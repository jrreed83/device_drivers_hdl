==> flow/design.v <==
`timescale 1ns/1ns
module dac_ad5541a
#(
    parameter MCLK_CYCLES_PER_DAC_CLK_CYCLE = 100,
              MCLK_CYCLES_PER_SPI_CLK_CYCLE = 8
)
(
    input logic mclk,
    input logic rst,
    input logic en,
    input  logic        s_axis_valid,
    output logic        m_axis_ready,
    input  logic [15:0] s_axis_data,
    output logic cs_n,
    output logic ldac_n,
    output logic mosi,
    output logic sclk,
    output logic error
);
    typedef enum logic[2:0] { IDLE, LOAD, START, XMIT, FINISH, DONE } state_e;
    state_e curr_state;
    state_e next_state;
    always_ff @(posedge mclk) begin 
        if (rst) begin 
            curr_state <= IDLE;
        end
        else begin 
            curr_state <= next_state; 
        end
    end
    always_comb begin
        next_state = curr_state;
        case (curr_state)
            IDLE: 
                begin
                    if (en == 1'b1) begin 
                        if (state_cnt == MCLK_CYCLES_PER_DAC_CLK_CYCLE-1) begin 
                            next_state = LOAD;
                        end
                    end  
                    else begin 
                        next_state = IDLE;
                    end
                end
            LOAD: 
                begin
                    if (en == 1'b1) begin 
                        next_state = START;
                    end
                    else begin 
                        next_state = IDLE;
                    end
                end
            START: 
                begin 
                    if (en == 1'b1) begin 
                        next_state = XMIT;
                    end
                    else begin 
                        next_state = IDLE;
                    end
                end
            XMIT: 
                begin 
                    if (en == 1'b1) begin 
                        if (sclk_posedge_cnt == 16) begin 
                            next_state = FINISH;
                        end
                    end
                    else begin 
                        next_state = IDLE;
                    end
                end
            FINISH:
                begin 
                    if (sclk_posedge_cnt == 17) begin 
                        next_state = DONE;
                    end
                    else begin 
                        next_state = IDLE;
                    end
                end 
            DONE: 
                begin 
                    next_state = IDLE;
                end
            default:
                begin
                    next_state = curr_state;
                end  
        endcase
    end
    logic [15:0] state_cnt;
    always_ff @(posedge mclk) begin 
        if (rst) begin 
            state_cnt <= 0;
        end
        else begin 
            if (curr_state != next_state) begin 
                state_cnt <= 0;
            end
            else begin 
                state_cnt <= state_cnt + 1;
            end
        end
    end
    assign m_axis_ready = curr_state == IDLE && next_state == LOAD;
    logic [15:0] data_in;
    always_ff @(posedge mclk) begin
        if (rst) begin 
            data_in <= 0;
        end
        else begin 
            if (s_axis_valid == 1'b1 && m_axis_ready == 1'b1) begin 
                data_in <= s_axis_data;
            end
        end
    end
    assign error = ~s_axis_valid & m_axis_ready;
    always_ff @(posedge mclk) begin
        if (rst) begin 
            cs_n   <= 1'b1;
            sclk   <= 1'b1;
            mosi   <= 1'b0;
            ldac_n <= 1'b0;
        end
        else begin 
            case (curr_state)
                IDLE:
                    begin
                        cs_n <= 1'b1;
                        sclk <= 1'b1;
                        mosi <= 1'b0;
                    end
                START:
                    begin
                        cs_n <= 1'b0;
                    end
                XMIT:
                    begin
                        if (sclk_negedge == 1) begin
                            sclk <= 0;
                            mosi <= data_in[15-sclk_posedge_cnt];
                        end
                        else if (sclk_posedge == 1) begin
                            sclk <= 1;
                        end
                    end
                FINISH:
                    begin
                        if (sclk_negedge == 1) begin 
                            sclk <= 1'b0;
                            cs_n <= 1'b1;
                            mosi <= 1'b0;
                        end
                        else if (sclk_posedge == 1) begin 
                            sclk <= 1;
                        end
                    end
            endcase
        end
    end
    logic [15:0] sclk_posedge_cnt;
    logic [15:0] sclk_cnt;
    always_ff @(posedge mclk) begin 
        if (rst) begin 
            sclk_cnt         <= 0;
            sclk_posedge_cnt <= 0;
        end
        else begin
            if (curr_state == XMIT || curr_state == FINISH) begin 
                if (sclk_cnt == MCLK_CYCLES_PER_SPI_CLK_CYCLE-1) begin
                    sclk_cnt <= 0;
                end
                else begin 
                    sclk_cnt <= sclk_cnt + 1;
                end
                if (sclk_posedge == 1'b1) begin 
                    sclk_posedge_cnt <= sclk_posedge_cnt + 1;
                end
            end
            else if (curr_state == IDLE) begin 
                sclk_cnt         <= 0;
                sclk_posedge_cnt <= 0;
            end
        end
    end
    logic sclk_posedge;
    logic sclk_negedge;
    assign sclk_posedge = sclk_cnt == MCLK_CYCLES_PER_SPI_CLK_CYCLE/2;
    assign sclk_negedge = sclk_cnt == 0;
endmodule
# Tool chain data of dac_ad5541a
# What the tools print for dac_ad5541a, step after step.
# Lines are those of the file above, counted from 1.
# Cell names lack the library's common part.
# The mark -- stands for no value.
# inputs
design	dac_ad5541a
clock_port	mclk
cell_library	sky130hd
corner	tt_025C_1v80

# After elaboration
# Source: Yosys, flattened and elaborated, memories not mapped. Widths are those after wreduce. Registers that Yosys merges into a memory's read port (data or address) are not register bits. Print and check cells do not count. Equal cells are merged and count once.
# op_classes
add_sub_neg	4
equal	16
shifts	1
mux	21
n_logic	2
n_reduce_logical	14
# ops
op	count
16-bit two-way mux	5
16-bit by 1-bit adder with 16-bit output with constant B	3
16-bit by 3-bit == test with 1-bit output with constant B	2
16-bit by 5-bit == test with 1-bit output with constant B	2
3-bit parallel mux with 6-bit select	1
16-bit by 17-bit variable part select with 1-bit output	1
4-bit by 16-bit subtractor with 17-bit output with constant A	1
16-bit by 7-bit == test with 1-bit output with constant B	1
16-bit logical NOT	1
3-bit two-way mux	5
2-bit AND reduction	3
3-bit by 1-bit == test with 1-bit output with constant B	2
3-bit by 2-bit == test with 1-bit output with constant B	2
3-bit == test with constant B	2
3-bit nonzero test	2
1-bit parallel mux with 3-bit select	2
1-bit two-way mux	5
2-bit inequality test with constant B	2
2-bit OR reduction	2
2-bit two-way mux	2
3-bit by 1-bit inequality test with 1-bit output with constant B	1
3-bit inequality test	1
3-bit logical NOT	1
3-bit AND reduction	1
1-bit logical AND	2
2-bit by 1-bit inequality test with 1-bit output with constant B	1
2-bit nonzero test	1
1-bit parallel mux with 2-bit select	1
# Not listed: further kinds 3, cells in them 3.
# word_totals
regBits	70
input_bits	20
output_inout_bits	6

# Depth
# Yosys ltp: most cells in a row. Word level: on the elaborated netlist, between registers, memories and ports. Mapped: between sequential cells and ports; inverters and the memories' decode and read muxes count.
# logic_depth
word_depth	7
ABC_AREA	0
mapped_depth	9

# Mapped cells and area
# The flow's flattened synthesis, as Yosys stat reports it; memories are mapped. The netlist is that of the ABC_AREA named above (0 if unset); the other value can give another one.
# Totals and module areas in this step are rounded.
# types
cell_type	count	area_total_um2
dfxtp_1	70	1.4E+03
nor2_1	57	213.955
mux2i_1	20	200.192
nand2_1	35	131.376
xnor2_1	13	113.859
ha_1	8	100.096
nand3_1	19	95.091
mux4_2	4	90.086
xor2_1	10	87.584
nand4_1	13	81.328
a21oi_1	16	80.077
o21ai_0	15	75.072
nor4_4	3	63.811
nor4_1	9	56.304
and3_1	8	50.048
or3_1	8	50.048
inv_1	13	48.797
nor3_1	9	45.043
# Not listed: further types 38, cells in them 88.
# synth_totals
cell_count	418
yosys_area_um2	3650
sequential_area_um2	1400
ffs	70
buffers	19

# Worst setup path after synthesis
# Source: OpenSTA report_checks on the synthesized netlist (no wires, ideal clock, input and output delay 20% of the period each), path of least setup slack; recovery checks are left aside. Register names are those of the netlist, which keeps one name where synthesis merged equal registers.
# synth_path
kind	reg2reg
from	register state_cnt[0]
to	register data_in[10]
period_ns	2.31
setup_time_ns	0.128
t_first_pin_ns	0.000
arrival_time_ns	1.818
t_required_ns	2.182
path_slack_ns	0.364
delay_ns	1.946
stages	8
n_path_buf	1
period_less_setup_slack_ns	1.946
# "delay_ns" is the arrival time less input delay plus setup time.
# "stages" counts driving pins, that of a launching flip-flop among them; a cell with two outputs on the path counts twice.
# "period_less_setup_slack_ns" is the clock period less the worst setup slack; recovery checks do not enter. This is arithmetic on one report: input and output delays are still those of the set period (20% each).
# Between the ends stands the longest chain of elaborated cells between them, by number of cells; it is not shown to be the way that was timed. Of several equally long chains one is given.
# A line is the first line of the expression or statement that the cell stems from. Yosys adds cells for indexed reads and writes and turns some case tables into memories.
# A register here has more assigning lines than the two given.
# synth_via
cell_sequence	dfxtp_1 ha_1 and4bb_2 nand2_1 nor4_4 buf_6 mux2i_1 nor2_1
elab_chain_cells	7
cone_cells	7
cone_classes	eq/ne (2); mux (3); reduce/logical (2)
# synth_rtl
element	line	source
from (decl)	93	logic [15:0] state_cnt;
from (assign)	96	state_cnt <= 0;
from (assign)	103	state_cnt <= state_cnt + 1;
16-bit by 7-bit == test with 1-bit output	37	if (state_cnt == MCLK_CYCLES_PER_DAC_CLK_CYCLE-1) begin
3-bit two-way mux	37
3-bit two-way mux	36	if (en == 1'b1) begin
3-bit parallel mux with 6-bit select	33	case (curr_state)
3-bit by 1-bit == test with 1-bit output	107	assign m_axis_ready = curr_state == IDLE && next_state == LOAD;
1-bit logical AND	107
1-bit logical AND	114	if (s_axis_valid == 1'b1 && m_axis_ready == 1'b1) begin
to (assign)	111	data_in <= 0;
to (assign)	115	data_in <= s_axis_data;
to (decl)	108	logic [15:0] data_in;

# Timing after layout
# Path of least setup slack in the final report of record 1 (OpenROAD, finished layout, wires in). Where an end is a register, its clock arrival counts in the times.
# layout_path
kind	in2out
from	input port en
to	output port error
period_ns	3.45
t_first_pin_ns	0.69
arrival_time_ns	2.54
t_required_ns	2.76
path_slack_ns	0.22
stages	6
n_path_buf	2
# Between the ends stands the longest chain of elaborated cells between them, by number of cells; it is not shown to be the way that was timed. Of several equally long chains one is given.
# layout_via
cell_sequence	dlygate4sd2_1 and4bb_2 nand2_1 or3_1 nor2_1 clkdlybuf4s50_1
elab_chain_cells	5
cone_cells	8
cone_classes	eq/ne (1); mux (5); logic (1); reduce/logical (1)
# layout_rtl
element	line	source
from (decl)	10	input logic en,
3-bit two-way mux	65	if (en == 1'b1) begin
3-bit parallel mux with 6-bit select	33	case (curr_state)
3-bit by 1-bit == test with 1-bit output	107	assign m_axis_ready = curr_state == IDLE && next_state == LOAD;
1-bit logical AND	107
1-bit AND	119	assign error = ~s_axis_valid & m_axis_ready;
to (decl)	18	output logic error

# Stored flow runs of dac_ad5541a (2 of them; Yosys, OpenROAD, sky130hd). They differ in their settings and are not a sequence. Constraints: input delay and output delay 20% of the set period each, output load 0.01 pF.
# By "worst_path_ns" is meant the share of the clock period that the worst setup path is allowed (20% is reserved at inputs, 20% at outputs), minus its slack. Clock arrival times at its registers enter into it.
# Results are given in rounded form.
# Settings: -- = not set for that run.
stored run	period_ns	CORE_UTILIZATION	SETUP_SLACK_MARGIN	PLACE_DENSITY_LB_ADDON	CORE_ASPECT_RATIO	ABC_AREA	GPL_TIMING_DRIVEN	GPL_ROUTABILITY_DRIVEN	SLEW_MARGIN	CAP_MARGIN	CORE_MARGIN	CELL_PAD_IN_SITES_DETAIL_PLACEMENT	MAX_ROUTING_LAYER	yosys_chip_area_um2	die_area_um2	finish.utilization_frac	worst_setup_slack_ns	tns_setup_ns	hold_ws_ns	worst_path_ns	critical_path_kind
record 1	3.45	68	0.07	0.26	0.7	0	0	0	10	20	2	--	--	3650	5980	0.806	0.222	0.000	0.461	1.85	in2out
record 2	1.3	22	--	0.22	--	--	--	0	20	30	2	0	met5	3650	17600	0.379	-0.679	-33.7	0.495	1.72	reg2out
