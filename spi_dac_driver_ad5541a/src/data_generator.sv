==> flow/design.v <==
module data_generator
(
    input logic clk,
    input logic rst,
    output logic        m_axis_valid,
    input  logic        s_axis_ready,
    output logic [15:0] m_axis_data
);
    logic [ 3:0] sample_cnt;
    logic [15:0] memory[0:3];
    always_ff @(posedge clk) begin 
        if (rst) begin 
            sample_cnt <= 0;
            memory[0] <= 16'hCAFE;
            memory[1] <= 16'hC0DE;
            memory[2] <= 16'hBEEF;
            memory[3] <= 16'hB0BA;
            m_axis_data <= 0;
        end
        else begin 
            if (m_axis_valid == 1'b1 && s_axis_ready == 1'b1) begin 
                m_axis_data  <= memory[sample_cnt]; 
                if (sample_cnt == 3) begin
                    sample_cnt <= 0;
                end
                else begin 
                    sample_cnt <= sample_cnt + 1;
                end
            end
        end
    end
    assign m_axis_valid = 1'b1;
endmodule
---- Tool chain data of data_generator ----
Tool output for the design above, in the order of the flow.
Line numbers count from 1 in the design file above.
Library cell names are shortened.
Not given: --
design
  top ..................................... data_generator
  clock input ............................. clk
  standard-cell library ................... sky130hd
  library corner .......................... tt_025C_1v80

---- Elaborated design ----
Counts by Yosys on the flattened word-level netlist (proc, flatten, opt, wreduce). Print and check cells are left out. Cells with the same type and inputs are merged into one.
storage and ports
  flip-flop bits (word level) ............. 20
  word-level cells ........................ 10
  output and inout bits ................... 17
cells by class
  equality and inequality tests ........... 4
  add/subtract/negate cells ............... 1
  mux-type cells .......................... 2
  reductions and logical operators ........ 1
operator list
  operator                                        number
  parallel mux 16 bit (select 4 bit)              1
  == test 2 bit (second input constant)           2
  adder 4 x 1 -> 4 bit (second input constant)    1
  == test 4 x 2 -> 1 bit (second input constant)  1
  two-way mux 4 bit                               1
  == test 2 x 1 -> 1 bit (second input constant)  1
  zero test 2 bit                                 1

---- Longest topological paths ----
Yosys ltp: most cells in a row. Word level: on the elaborated netlist, between registers, memories and ports. Mapped: between sequential cells and ports; inverters and the memories' decode and read muxes count.
depth
  word-level depth ........................ 2
  ABC_AREA ................................ 0
  gate-level depth with buffers ........... 5
  mapped depth without buffers ............ 5

---- Synthesis result ----
Source: synth_stat.txt of the flow (Yosys; design flattened, memories mapped). It holds for the ABC_AREA given above (unset counts as 0); a run with the other value may have another netlist.
The area totals of this step are shown rounded.
cell types
  cell type  number
  dfxtp_1    12
  ha_1       7
  buf_4      9
  nor2_1     12
  a211oi_1   5
  buf_12     1
  mux2i_1    2
  buf_6      1
  a21oi_1    2
  nand4b_1   1
  nor4b_1    1
  xnor2_1    1
  xor2_1     1
  conb_1     2
  inv_1      2
  nand2_1    2
  nand2b_1   1
  nand4_1    1
Not listed: further types 4, cells in them 4.
synthesis totals
  mapped cells ............................ 67
  chip area (Yosys) ....................... 629.4 um^2
  flip-flops .............................. 12
  sequential part of the area ............. 240.2 um^2

---- Worst setup path after synthesis ----
OpenSTA on the mapped netlist: ideal clock, no wires. The path of least setup slack (recovery checks aside). Input and output delay are each 20% of the period. Register names are those of the netlist, which keeps one name where synthesis merged equal registers.
path post-synthesis
  kind .................................... flip-flop to flip-flop
  start point ............................. register sample_cnt[0]
  end point ............................... register sample_cnt[1]
  delay of the path ....................... 1.118 ns
  period .................................. 1.25 ns
  setup slack ............................. 0.132 ns
  launch time at the first pin ............ 0.000 ns
  data arrival time ....................... 0.990 ns
  data required time ...................... 1.122 ns
  setup time .............................. 0.128 ns
  driving pins on the path ................ 5
  synthesis period reached ................ 1.118 ns
"delay of the path" is the arrival time less input delay plus setup time.
"driving pins on the path": output pins that drive a net of the path, with the launching flip-flop's if there is one; two outputs of one cell count as two.
"synthesis period reached" = period - worst setup slack (recovery checks aside). The figure is calculated, with input and output delays left at 20% of the set period.
Between the ends stands the longest chain of elaborated cells between them, by number of cells; it is not shown to be the way that was timed. Of several equally long chains one is given.
A line is the first line of the expression or statement that the cell stems from. Yosys adds cells for indexed reads and writes and turns some case tables into memories.
A register here has more assigning lines than the two given.
on the way, post-synthesis
  cell sequence ........................... dfxtp_1 > inv_1 > ha_1 > mux2i_1 > nor2_1
  length of the longest elaborated chain .. 2
RTL lines, path post-synthesis
  item                  RTL line  text
  from (decl)           9         logic [ 3:0] sample_cnt;
  from (assign)         13        sample_cnt <= 0;
  from (assign)         27        sample_cnt <= sample_cnt + 1;
  adder 4 x 1 -> 4 bit  27
  two-way mux 4 bit     23        if (sample_cnt == 3) begin
  to (assign)           24        sample_cnt <= 0;
  to (assign)           27
  to (decl)             9

---- Timing after layout ----
From the final timing report of stored run 1: the path of least setup slack in the routed layout; clock arrival at registers is part of the times.
path post-layout
  kind .................................... flip-flop to output port
  start point ............................. register (no name shown)
  end point ............................... output m_axis_data[3]
  data arrival time ....................... 0.94 ns
  period .................................. 1.29 ns
  data required time ...................... 1.03 ns
  launch time at the first pin ............ 0.27 ns
  driving pins on the path ................ 2
  output delay ............................ 0.26 ns
  setup slack ............................. 0.09 ns
on the way, post-layout
  cell sequence ........................... dfxtp_1 > dlygate4sd2_1
RTL lines, path post-layout
  item       RTL line  text
  to (decl)  7         output logic [15:0] m_axis_data
Chain of elaborated cells between the ends: none given.

Hand-over note for data_generator

Record of 2 stored runs of the RTL-to-layout flow on data_generator, platform sky130hd. The runs are unordered. Constraints: input delay and output delay 20% of the set period each, output load 0.01 pF.
"reached clock period" = clock period - worst setup slack. The figure is calculated, with input and output delays left at 20% of the set period.
"time used up by the worst setup path" is the time allowed to the run's worst setup path (the clock period less input and output delay, where it has them) less its slack. Clock arrival times count: a late capture clock shortens it, a late launch clock lengthens it.
By "power consumption" is meant OpenSTA's value without simulated activity: inputs other than the clock are taken to toggle once in ten clock periods, and the tool carries that through the logic.
Results are given in rounded form.

======== stored run 1 ========
==> flow/run.sh <==
#!/bin/bash
# the make line also repeats the synthesis and layout settings of config.mk as NAME=value (left out here)
make -C /OpenROAD-flow-scripts/flow DESIGN_CONFIG=/design/flow/config.mk WORK_HOME=/design/flow/orfs CLKGATE_MAP_FILE= finish
==> flow/config.mk <==
export PLATFORM = sky130hd
export DESIGN_NAME = data_generator
export DESIGN_NICKNAME = data_generator
export VERILOG_FILES = /design/flow/design.v
export SDC_FILE = /design/flow/constraint.sdc
export NUM_CORES = 4
export LEC_CHECK = 0
export CAP_MARGIN = 20
export CORE_MARGIN = 2
export CORE_UTILIZATION = 25
export SLEW_MARGIN = 20
==> flow/constraint.sdc <==
create_clock -name core_clock -period 1.29 [get_ports {clk}]
set_input_delay 0.2580 -clock core_clock [delete_from_list [all_inputs] [get_ports {clk}]]
set_output_delay 0.2580 -clock core_clock [all_outputs]
set_load 0.01 [all_outputs]

-------- measured, stored run 1 --------
  post-route worst hold slack ............. 0.482 ns
  Yosys chip area after synthesis ......... 629.4 um^2
  reached clock period .................... 1.203 ns
  time used up by the worst setup path .... 0.94 ns
  critical path type ...................... flip-flop to output port
  power consumption ....................... 0.8133 mW
  setup total negative slack .............. 0.000 ns
  utilization after layout ................ 32.7 %
  die outline area ........................ 2935 um^2
  area of the standard cells in the finished layout .. 795.8 um^2
  worst setup slack after layout .......... 0.087 ns

======== stored run 2 ========
==> flow/run.sh <==
#!/bin/bash
# the make line also repeats the synthesis and layout settings of config.mk as NAME=value (left out here)
make -C /OpenROAD-flow-scripts/flow DESIGN_CONFIG=/design/flow/config.mk WORK_HOME=/design/flow/orfs CLKGATE_MAP_FILE= finish
==> flow/config.mk <==
export PLATFORM = sky130hd
export DESIGN_NAME = data_generator
export DESIGN_NICKNAME = data_generator
export VERILOG_FILES = /design/flow/design.v
export SDC_FILE = /design/flow/constraint.sdc
export NUM_CORES = 4
export LEC_CHECK = 0
export CAP_MARGIN = 30
export CELL_PAD_IN_SITES_DETAIL_PLACEMENT = 0
export CORE_ASPECT_RATIO = 1.8
export CORE_MARGIN = 3
export CORE_UTILIZATION = 18
export CTS_CLUSTER_SIZE = 26
export GPL_ROUTABILITY_DRIVEN = 1
export PLACE_DENSITY_LB_ADDON = 0.25
export SETUP_SLACK_MARGIN = -0.03
export SLEW_MARGIN = 25
export TNS_END_PERCENT = 60
==> flow/constraint.sdc <==
create_clock -name core_clock -period 1.16 [get_ports {clk}]
set_input_delay 0.2320 -clock core_clock [delete_from_list [all_inputs] [get_ports {clk}]]
set_output_delay 0.2320 -clock core_clock [all_outputs]
set_load 0.01 [all_outputs]

-------- measured, stored run 2 --------
  die outline area ........................ 4273 um^2
  worst setup slack after layout .......... 0.035 ns
  utilization after layout ................ 25.7 %
  setup total negative slack .............. 0.000 ns
  power consumption ....................... 1.116 mW
  time used up by the worst setup path .... 0.89 ns
  critical path type ...................... flip-flop to output port
  area of the standard cells in the finished layout .. 854.6 um^2
  Yosys chip area after synthesis ......... 629.4 um^2
  post-route worst hold slack ............. 0.470 ns
  reached clock period .................... 1.125 ns

End of note.
